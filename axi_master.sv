==> flow/design.v <==
module axi_master (
    input  logic        clk,
    input  logic        reset_n,
    output logic [31:0] awaddr,
    output logic [7:0]  awlen,
    output logic        awvalid,
    input  logic        awready,
    output logic [31:0] wdata,
    output logic [3:0]  wstrb,
    output logic        wvalid,
    input  logic        wready,
    input  logic        bvalid,
    output logic        bready,
    output logic [31:0] araddr,
    output logic [7:0]  arlen,
    output logic        arvalid,
    input  logic        arready,
    input  logic [31:0] rdata,
    input  logic        rvalid,
    output logic        rready
);
    typedef enum logic [1:0] {
        IDLE, WRITE, READ
    } state_t;
    state_t state;
    always_ff @(posedge clk or negedge reset_n) begin
        if (!reset_n) begin
            state    <= IDLE;
            awvalid  <= 0;
            wvalid   <= 0;
            bready   <= 0;
            arvalid  <= 0;
            rready   <= 0;
        end else begin
            case (state)
                IDLE: begin
                    awvalid <= 1;
                    awaddr  <= 32'h0000_0000;
                    awlen   <= 8'd0;
                    if (awready) state <= WRITE;
                end
                WRITE: begin
                    wvalid <= 1;
                    wdata  <= 32'h1234_5678;
                    wstrb  <= 4'b1111;
                    if (wready) begin
                        bready <= 1;
                        state  <= READ;
                    end
                end
                READ: begin
                    arvalid <= 1;
                    araddr  <= 32'h0000_0000;
                    arlen   <= 8'd0;
                    if (arready) begin
                        rready <= 1;
                        if (rvalid)
                            state <= IDLE;
                    end
                end
            endcase
        end
    end
endmodule
### Tool chain data of axi_master

The steps from the RTL of axi_master to its reports follow in flow order.
Lines are those of the file above, counted from 1.
Library cell names are shortened.
A cell with - has no value.

| inputs | value |
|---|---|
| top | axi_master |
| clock port | clk |
| library | sky130hd |
| timing corner | tt_025C_1v80 |

### Elaborated design

Source: Yosys, flattened and elaborated, memories not mapped. Widths are those after wreduce. Registers that Yosys merges into a memory's read port (data or address) are not register bits. Print and check cells do not count. Equal cells are merged and count once.

| operators by class | value |
|---|---|
| add/subtract/negate cells | 0 |
| multiply operators | 0 |
| divide/modulo/power cells | 0 |
| order comparisons | 0 |
| equal/unequal tests | 6 |
| shifts and indexed selects | 0 |
| multiplexer cells | 5 |
| bitwise gates (word level) | 0 |
| reductions and logical operators | 5 |

Operators by type and width:

| operator | number |
|---|---|
| != test 2 bit (second input constant) | 4 |
| two-way mux 2 bit | 4 |
| case mux 2 bit (select 3 bit) | 1 |
| AND reduction 5 bit | 1 |
| AND reduction 2 bit | 2 |
| nonzero test 3 bit | 1 |
| equality test 2 x 1 -> 1 bit (second input constant) | 1 |
| equality test 2 bit (second input constant) | 1 |
| zero test 2 bit | 1 |

| word-level totals | value |
|---|---|
| register bits after elaboration | 7 |
| bits in latches | 0 |
| bits in writable memories | 0 |
| ROM bits | 0 |
| word width x clocked read ports | 0 |
| memories kept | 0 |
| input bits | 39 |
| output and inout port bits | 121 |
| elaborated cells | 22 |

### Longest topological paths

Depth = most cells in a row (Yosys ltp): at word level without a register or memory, in the mapped netlist without a sequential cell, where the memories' decode and read muxes count.

| logic depth | value |
|---|---|
| depth after elaboration | 3 |
| ABC_AREA | 0 |
| mapped depth | 2 |
| mapped depth without buffers | 2 |

### After synthesis

Source: synth_stat.txt of the flow (Yosys; design flattened, memories mapped). It holds for the ABC_AREA given above (unset counts as 0); a run with the other value may have another netlist.
Totals and module areas in this step are rounded.

| mapped netlist | value |
|---|---|
| cell count | 139 |
| chip area (Yosys) | 1200 um2 |
| sequential part of the area | 200 um2 |
| flip-flops | 8 |
| buffers | 116 |

Cell types:

| cell type | number | area in all (um2) |
|---|---|---|
| buf_4 | 116 | 870.835 |
| dfrtp_1 | 7 | 175.168 |
| dfstp_2 | 1 | 26.275 |
| or2_1 | 3 | 18.768 |
| a21o_2 | 1 | 8.758 |
| a22o_1 | 1 | 8.758 |
| a21o_1 | 1 | 7.507 |
| conb_1 | 2 | 7.507 |
| inv_1 | 2 | 7.507 |
| nand2_1 | 2 | 7.507 |
| nand3_1 | 1 | 5.005 |
| o21ai_0 | 1 | 5.005 |
| o21ai_1 | 1 | 5.005 |

### Timing after synthesis

Path of least setup slack by OpenSTA after synthesis, without wires, with an ideal clock, recovery checks aside; 20% of the period is set as input and as output delay. Where synthesis merged equal registers, the netlist keeps one of their names.

| path post-synthesis | value |
|---|---|
| path kind | register to register |
| start point | reg state |
| end point | reg state |
| clock period | 1410 ps |
| setup time | 79 ps |
| launch time at the first pin | 0 ps |
| data arrival time | 673 ps |
| data required time | 1331 ps |
| path slack | 658 ps |
| delay of the path | 752 ps |
| stages on the path | 3 |
| buffers on the path | 0 |
| synthesis period reached | 752 ps |

"delay of the path" = arrival - input delay + setup time.
"stages on the path": output pins that drive a net of the path, with the launching flip-flop's if there is one; two outputs of one cell count as two.
"synthesis period reached" is the clock period less the worst setup slack; recovery checks do not enter. This is arithmetic on one report: input and output delays are still those of the set period (20% each).
An end named without its bit number is one bit of that signal or, where synthesis recoded a state register, one of its new flip-flops.
A register here has more assigning lines than the two given.

| on the way, post-synthesis | value |
|---|---|
| cells stage by stage | dfstp_2 -> inv_1 -> o21ai_0 |

RTL lines, path post-synthesis:

| element | RTL line | text |
|---|---|---|
| start: declaration | 25 | `state_t state;` |
| start: assignment | 28 | `state    <= IDLE;` |
| start: assignment | 40 | `if (awready) state <= WRITE;` |
| end: assignment | 28 |  |
| end: assignment | 40 |  |
| end: declaration | 25 |  |

No chain of elaborated cells between the ends is given.

### Path in the finished layout

From the final timing report of entry A: the path of least setup slack in the routed layout; clock arrival at registers is part of the times.
The report prints the path's times to 10 ps; the period is as set.

| path post-layout | value |
|---|---|
| path kind | register to output |
| start point | reg bready |
| end point | out bready |
| clock period | 675 ps |
| output delay | 140 ps |
| launch time at the first pin | 260 ps |
| data arrival time | 770 ps |
| data required time | 540 ps |
| path slack | -230 ps |
| stages on the path | 2 |
| buffers on the path | 1 |

| on the way, post-layout | value |
|---|---|
| cells stage by stage | dfrtp_1 -> buf_2 |
| length of the longest elaborated chain | 0 |
| elaborated cells on any way between the ends | 0 |
| source lines of those cells | 0 |

RTL lines, path post-layout:

| element | RTL line | text |
|---|---|---|
| start: declaration | 13 | `output logic        bready,` |
| start: assignment | 31 | `bready   <= 0;` |
| start: assignment | 47 | `bready <= 1;` |
| end: declaration | 13 |  |

Memo
Re: implementation data of axi_master

Measured results for axi_master: 2 stored runs of the Yosys and OpenROAD flow on sky130hd. The settings differ; the order carries no meaning. The constraints put input and output delay at 20% of the set period each and load the outputs with 0.01 pF.
"reached clock period" means the clock period less the worst setup slack. The figure is calculated, with input and output delays left at 20% of the set period.
"allowed time less slack (worst setup path)": the worst setup path's part of the clock period (all of it between registers, 20% less for each end at a port) less its slack. A launch clock that arrives late makes it longer, a capture clock that arrives late makes it shorter.
"power consumption" rests on the timing tool's default activity at the inputs, not on a simulated workload.
"allowed time less slack (worst setup path)" is given in steps of 10 ps.
The measured numbers are rounded.
A setting shown as - is not set for that run.

| stored run | period_ns | CAP_MARGIN | CORE_MARGIN | CORE_UTILIZATION | SLEW_MARGIN | SETUP_SLACK_MARGIN | PLACE_DENSITY_LB_ADDON | HOLD_SLACK_MARGIN | CORE_ASPECT_RATIO | CELL_PAD_IN_SITES_DETAIL_PLACEMENT | TNS_END_PERCENT | ABC_AREA | reached clock period (ps) | final design utilization (%) | allowed time less slack (worst setup path) (ps) | type of the worst setup path | mapped cell area after synthesis (um2) | die footprint (um2) | power consumption (µW) | setup total negative slack (ps) | lowest setup slack (ps) | std-cell area (final layout) (um2) |
|---|---|---|---|---|---|---|---|---|---|---|---|---|---|---|---|---|---|---|---|---|---|---|
| entry A | 0.675 | 20 | 2 | 40 | 20 | - | - | - | - | - | - | - | 900 | 32 | 770 | register to output | 1200 | 3300 | 1400 | -1600 | -230 | 890 |
| entry B | 0.59 | 20 | 2 | 27 | 20 | 0.01 | 0.02 | 0.23 | 1.32 | 1 | 80 | 1 | 865 | 23 | 750 | register to output | 1200 | 4800 | 1900 | -2200 | -270 | 960 |
